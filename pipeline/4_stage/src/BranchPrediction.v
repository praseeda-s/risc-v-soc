==> flow/design.v <==
module BranchHistoryRegister #(parameter REGSIZE=2)(
input  clk,
input  rstn,
input  bhr_en,
input  bhr_in,
output reg [REGSIZE-1:0] bhr_out 
);
always@(posedge clk or negedge rstn)
begin
if(~rstn)
  bhr_out <= 0;
else 
  begin
    if(bhr_en)
       bhr_out <= {bhr_in, bhr_out[REGSIZE-1:1]};
    else
       bhr_out <= bhr_out;
  end
end
endmodule
module BranchPrediction (
input wire clk,
input wire rstn,
input wire pcbranch,
input wire [31:0] pc,
input wire [31:0] pc_id2exe,
input wire [31:0] imm,
input wire [2:0]  branch_cntr,
output br_taken_reg,
output [31:0] target_address_reg
);
parameter BLOCKSIZE = 4;
parameter REGSIZE   = 2;
wire hit;
reg  hit_d1;
reg  hit_d2;
wire [31:0] addr_out;
wire [REGSIZE-1:0] bhr_out;
wire [1:0] count;
wire bp_reg_wr;
reg  branch_cntr_d;
wire br_taken;
wire [31:0] target_address;
wire btb_wr;
assign br_taken = (hit & count[1]);
assign br_taken_reg = br_taken;
assign target_address_reg = target_address;
always@(posedge clk or negedge rstn)
begin
  if(~rstn)
  begin
    hit_d1 <= 0;
    hit_d2 <= 0;
    branch_cntr_d <= 0 ;
  end
  else
  begin
   hit_d1 <= hit;
   hit_d2 <= hit_d1;
   branch_cntr_d <= (|branch_cntr) ;  
  end 
end
assign btb_wr = (~hit_d2  & (|branch_cntr));
assign bp_reg_wr = branch_cntr_d;
BranchTargetBuffer #( .BLOCKSIZE(BLOCKSIZE) ) 
btb(
.clk       (clk),
.rstn      (rstn),
.pc        (pc),
.pc_id2exe (pc_id2exe),
.imm       (imm),
.en        (btb_wr),
.hit       (hit),
.addr_out  (target_address) 
);
BranchHistoryRegister #( .REGSIZE(REGSIZE) ) 
bhr(
.clk     (clk),
.rstn    (rstn),
.bhr_en  (bp_reg_wr),
.bhr_in  (pcbranch),
.bhr_out (bhr_out)
);
PatternHistoryTable #( .REGSIZE(REGSIZE) ) 
pht(
.clk          (clk),
.rstn         (rstn),
.en           (bp_reg_wr),
.pcbranch     (pcbranch),
.pattern_addr (bhr_out),
.count        (count)        
);
endmodule
module BranchTargetBuffer #(parameter BLOCKSIZE = 4)(
input       clk,
input       rstn,
input [31:0]pc,
input [31:0]pc_id2exe,
input [31:0]imm,
input        en,
output       hit,
output reg[31:0]addr_out
);
reg [31:0] pc_arr[0:BLOCKSIZE-1];
reg [31:0] addr_arr[0:BLOCKSIZE-1];
reg hit_reg;
integer i;
reg [1:0] wr_pos; 
assign hit = hit_reg & rstn;
always@(pc)
begin
   hit_reg = 0;
   addr_out = 32'b0;  
   for(i = 0;i<BLOCKSIZE;i = i+1)
   begin
      if(pc == pc_arr[i])
           begin
         addr_out <= addr_arr[i];
              hit_reg <= 1;
           end            
   end
end
always@(posedge clk or negedge rstn) 
begin
   if(~rstn)
   begin
          wr_pos <= 0;    
          for(i = 0;i<BLOCKSIZE;i = i+1)
          begin
             pc_arr[i] <= 32'b00000000;
             addr_arr[i] <= 32'b00000000;
          end
        end
   else
   begin
	   i=0;  
      if(en)
      begin
        pc_arr[wr_pos] <= pc_id2exe;
        addr_arr[wr_pos] <= pc_id2exe+imm;
        wr_pos <= wr_pos + 1'b1;
      end 
   end
end
endmodule
module PatternHistoryTable #(parameter REGSIZE=2)(
input wire clk,
input wire rstn,
input wire en,
input wire pcbranch,
input wire [REGSIZE-1:0] pattern_addr,
output [1:0]count
);
reg [1:0] hist_table [2**REGSIZE-1:0];
integer i;
assign count = hist_table[pattern_addr];
always@(posedge clk or negedge rstn) 
begin
  if(~rstn)
  begin
    for(i = 0;i<2**REGSIZE;i = i+1) 
   hist_table[i]<=2'b01;
  end
  else
  begin
  i=0;  
    if(en)
    begin
      if (pcbranch==1)
      begin
        if(hist_table[pattern_addr] ==2'b00 || hist_table[pattern_addr] ==2'b01|| hist_table[pattern_addr]==2'b10)
      hist_table[pattern_addr] <= hist_table[pattern_addr] + 2'b01;
      end
      else if (pcbranch==0)
      begin
        if(hist_table[pattern_addr] ==2'b01 || hist_table[pattern_addr] ==2'b10 || hist_table[pattern_addr]==2'b11)
      hist_table[pattern_addr] <= hist_table[pattern_addr] - 2'b01;
      end
     end
  end
end
endmodule
-- From RTL to reports: BranchPrediction
What the tools print for BranchPrediction, step after step.
Line numbers count from 1 in the design file above.
Operators: Yosys type, input widths -> output width; for muxes data width and select width s.
The mark -- stands for no value.
- top: BranchPrediction
- clock port: clk
- cell library: sky130hd
- corner: tt_025C_1v80

-- Word-level counts
Source: Yosys, flattened and elaborated. Widths are those after wreduce. Registers that Yosys merges into a memory's read port (data or address) are not register bits. Print and check cells do not count. Equal cells are merged and count once.
- mux-type cells: 39
- bitwise logic cells at 4
- noted $add $sub $neg: 4
- equal/unequal tests: 16
- noted reduce/logical cells: 17
- operators by type and width (cell ; number):
    $eq 32x32->1 ; 4
    $mux 32 ; 4
    $mux 2 ; 30
    $add 32x32->32 ; 1
    $reduce_and 4->1 ; 4
    $eq 2x2->1 const B ; 7
    $eq 2x1->1 const B ; 4
    $reduce_and 2->1 ; 4
    $pmux 2 s4 ; 1
    $logic_not 2->1 ; 3
    $logic_or 1x1->1 ; 4
    $add 2x1->2 const B ; 2
    $mux 1 ; 4
    $and 1x1->1 ; 3
    $reduce_or 3->1 ; 1
    $sub 2x1->2 const B ; 1
    $ne 2x1->1 const B ; 1
    $reduce_bool 2->1 ; 1
    $not 1->1 ; 1
- elaborated cells at 97
- register bits: 271

-- Depth
Depth = most cells in a row (Yosys ltp): at word level without a register or memory, in the mapped netlist without a sequential cell, where the memories' decode and read muxes count.
- noted word-level depth: 14
- noted ABC_AREA: 0
- noted mapped depth: 10
- mapped depth without buffers at 10

-- Netlist
Source: synth_stat.txt of the flow (Yosys; design flattened, memories mapped). It holds for the ABC_AREA given above (unset counts as 0); a run with the other value may have another netlist.
- noted synthesis area: 14171.1 um2
- buffer cells: 88
- mapped flip-flops at 271
- noted sequential part of the area: 6786.5 um2
- standard cells after synthesis: 1632
- cell types (cell ; number):
    sky130_fd_sc_hd__dfrtp_1 ; 267
    sky130_fd_sc_hd__nand2_1 ; 652
    sky130_fd_sc_hd__xnor2_1 ; 85
    sky130_fd_sc_hd__xor2_1 ; 72
    sky130_fd_sc_hd__ha_1 ; 35
    sky130_fd_sc_hd__mux2_2 ; 32
    sky130_fd_sc_hd__o21ai_0 ; 65
    sky130_fd_sc_hd__clkbuf_1 ; 77
    sky130_fd_sc_hd__a31oi_1 ; 37
    sky130_fd_sc_hd__o22ai_1 ; 32
    sky130_fd_sc_hd__a21oi_1 ; 38
    sky130_fd_sc_hd__nand4_1 ; 26
    sky130_fd_sc_hd__nor4_1 ; 20
    sky130_fd_sc_hd__nor2_1 ; 30
    sky130_fd_sc_hd__dfstp_2 ; 4
    sky130_fd_sc_hd__nor3_1 ; 20
    sky130_fd_sc_hd__a21o_1 ; 12
    sky130_fd_sc_hd__nand3_1 ; 18
Other cell types: 40; their cells: 110.
The figures by module come from a second, unflattened synthesis with its own total; it is not the netlist above.
- cells (unflattened synthesis): 1728
- area (unflattened synthesis): 14521.4 um2
Each row is one instance without its submodules.
- modules (module ; cells ; area (um2) ; seq. area (um2) ; instances):
    (name not given) (BLOCKSIZE=4) ; 1663 ; 13787.0 ; 6456.2 ; 1
    PatternHistoryTable (REGSIZE=2) ; 55 ; 555.5 ; 205.2 ; 1
    BranchPrediction ; 6 ; 106.4 ; 75.1 ; 1
    BranchHistoryRegister (REGSIZE=2) ; 4 ; 72.6 ; 50.0 ; 1

-- Timing after synthesis
Source: OpenSTA report_checks on the synthesized netlist (no wires, ideal clock, input and output delay 20% of the period each), path of least setup slack; recovery checks are left aside. Register names are those of the netlist, which keeps one name where synthesis merged equal registers.
- path kind: in2out
- start point: in pc[24]
- end point: out (name not given)
- noted required time: 5000 ps
- stages at 7
- path delay at 1527 ps
- arrival at 2777 ps
- external input delay at 1250 ps
- noted external output delay: 1250 ps
- noted path slack: 2223 ps
- period at 6250 ps
- synthesis period reached: 4027 ps
"path delay" is the arrival time less input delay plus setup time.
At an output port there is no setup time.
"stages" counts driving pins, that of a launching flip-flop among them; a cell with two outputs on the path counts twice.
"synthesis period reached" is the clock period less the worst setup slack; recovery checks do not enter. This is arithmetic on one report: input and output delays are still those of the set period (20% each).
Between the ends stands the longest chain of elaborated cells between them, by number of cells; it is not shown to be the way that was timed. Of several equally long chains one is given.
A line is the first line of the expression or statement that the cell stems from. Yosys adds cells for indexed reads and writes and turns some case tables into memories.
- path through: sky130_fd_sc_hd__xor2_1 -> sky130_fd_sc_hd__nor4_1 -> sky130_fd_sc_hd__nand4_1 -> sky130_fd_sc_hd__nor3_1 -> sky130_fd_sc_hd__clkbuf_1 -> sky130_fd_sc_hd__nand2_1 -> sky130_fd_sc_hd__a31oi_1
- length of the longest elaborated chain at 5
- RTL lines, path after synthesis (element ; RTL line ; source):
    start, declared ; 25 ; input wire [31:0] pc,
    $eq 32x32->1 ; 116 ; if(pc == pc_arr[i])
    $mux 32 (4 in a row) ; 116 ;
    end, declared ; 30 ;

-- Path in the finished layout
Path of least setup slack in the final report of record 1 (OpenROAD, finished layout, wires in). Where an end is a register, its clock arrival counts in the times.
The report prints the path's times to 10 ps; the period is as set.
- path kind: reg2out
- start point: reg btb.pc_arr[2][15]
- end point: out (name not given)
- arrival at 2980 ps
- stages at 12
- period at 2090 ps
- noted external output delay: 420 ps
- noted required time: 1670 ps
- noted path slack: -1310 ps
Between the ends stands the longest chain of elaborated cells between them, by number of cells; it is not shown to be the way that was timed. Of several equally long chains one is given.
- path through: sky130_fd_sc_hd__dfrtp_1 -> sky130_fd_sc_hd__xnor2_1 -> sky130_fd_sc_hd__nand4_1 -> sky130_fd_sc_hd__nor4_2 -> sky130_fd_sc_hd__buf_4 -> sky130_fd_sc_hd__buf_6 -> sky130_fd_sc_hd__nand3_4 -> sky130_fd_sc_hd__buf_12 -> sky130_fd_sc_hd__buf_16 -> sky130_fd_sc_hd__o22ai_4 -> sky130_fd_sc_hd__a31oi_4 -> sky130_fd_sc_hd__buf_6
- length of the longest elaborated chain at 3
- RTL lines, path after layout (element ; RTL line ; source):
    start, declared ; 104 ; reg [31:0] pc_arr[0:BLOCKSIZE-1];
    start, assigned ; 130 ; pc_arr[i] <= 32'b00000000;
    start, assigned ; 139 ; pc_arr[wr_pos] <= pc_id2exe;
    $eq 32x32->1 ; 116 ; if(pc == pc_arr[i])
    $mux 32 (2 in a row) ; 116 ;
    end, declared ; 30 ;

--- measured runs ---
Settings and measured results of 2 stored flow runs for module BranchPrediction (sky130hd), not sorted in any way. The constraints put input and output delay at 20% of the set period each and load the outputs with 0.01 pF.
"worst path time" is the time allowed to the run's worst setup path (the clock period less input and output delay, where it has them) less its slack. Clock arrival times count: a late capture clock shortens it, a late launch clock lengthens it.
"overall power" is the tool's figure for a default switching activity; nothing was simulated.
"worst path time" is known to 10 ps.

Record 1

==> flow/run.sh <==
#!/bin/bash
# the make line also repeats the synthesis and layout settings of config.mk as NAME=value (left out here)
make -C /OpenROAD-flow-scripts/flow DESIGN_CONFIG=/design/flow/config.mk WORK_HOME=/design/flow/orfs CLKGATE_MAP_FILE= finish
==> flow/config.mk <==
export PLATFORM = sky130hd
export DESIGN_NAME = BranchPrediction
export DESIGN_NICKNAME = BranchPrediction
export VERILOG_FILES = /design/flow/design.v
export SDC_FILE = /design/flow/constraint.sdc
export NUM_CORES = 4
export LEC_CHECK = 0
export CAP_MARGIN = 30
export CELL_PAD_IN_SITES_GLOBAL_PLACEMENT = 0
export CORE_ASPECT_RATIO = 0.76
export CORE_MARGIN = 2
export CORE_UTILIZATION = 34
export CTS_CLUSTER_DIAMETER = 340
export CTS_CLUSTER_SIZE = 37
export GPL_TIMING_DRIVEN = 1
export HOLD_SLACK_MARGIN = 0.02
export PLACE_DENSITY = 0.82
export SETUP_SLACK_MARGIN = 0.32
export SLEW_MARGIN = 20
==> flow/constraint.sdc <==
create_clock -name core_clock -period 2.09 [get_ports {clk}]
set_input_delay 0.4180 -clock core_clock [delete_from_list [all_inputs] [get_ports {clk}]]
set_output_delay 0.4180 -clock core_clock [all_outputs]
set_load 0.01 [all_outputs]

Measured in record 1:
- Yosys chip area after synthesis at 14,171.1 um2
- die footprint: 43,344.9 um2
- utilization in the final report at 52.6%
- setup slack of the worst path at -1,310 ps
- overall power at 24,323 µW
- noted the worst path time: 2,980 ps
- kind of the worst setup path: reg2out

Record 2

==> flow/run.sh <==
#!/bin/bash
# the make line also repeats the synthesis and layout settings of config.mk as NAME=value (left out here)
make -C /OpenROAD-flow-scripts/flow DESIGN_CONFIG=/design/flow/config.mk WORK_HOME=/design/flow/orfs CLKGATE_MAP_FILE= finish
==> flow/config.mk <==
export PLATFORM = sky130hd
export DESIGN_NAME = BranchPrediction
export DESIGN_NICKNAME = BranchPrediction
export VERILOG_FILES = /design/flow/design.v
export SDC_FILE = /design/flow/constraint.sdc
export NUM_CORES = 4
export LEC_CHECK = 0
export ABC_AREA = 1
export CAP_MARGIN = 0
export CELL_PAD_IN_SITES_DETAIL_PLACEMENT = 0
export CORE_MARGIN = 2
export CORE_UTILIZATION = 15
export CTS_CLUSTER_DIAMETER = 164
export CTS_CLUSTER_SIZE = 42
export SETUP_SLACK_MARGIN = 0.28
export SLEW_MARGIN = 20
==> flow/constraint.sdc <==
create_clock -name core_clock -period 1.79 [get_ports {clk}]
set_input_delay 0.3580 -clock core_clock [delete_from_list [all_inputs] [get_ports {clk}]]
set_output_delay 0.3580 -clock core_clock [all_outputs]
set_load 0.01 [all_outputs]

Measured in record 2:
- Yosys chip area after synthesis at 16,066.7 um2
- die footprint: 109,746.0 um2
- utilization in the final report at 24.9%
- setup slack of the worst path at -1,284 ps
- overall power at 30,252 µW
- noted the worst path time: 2,720 ps
- kind of the worst setup path: reg2out
--- end ---
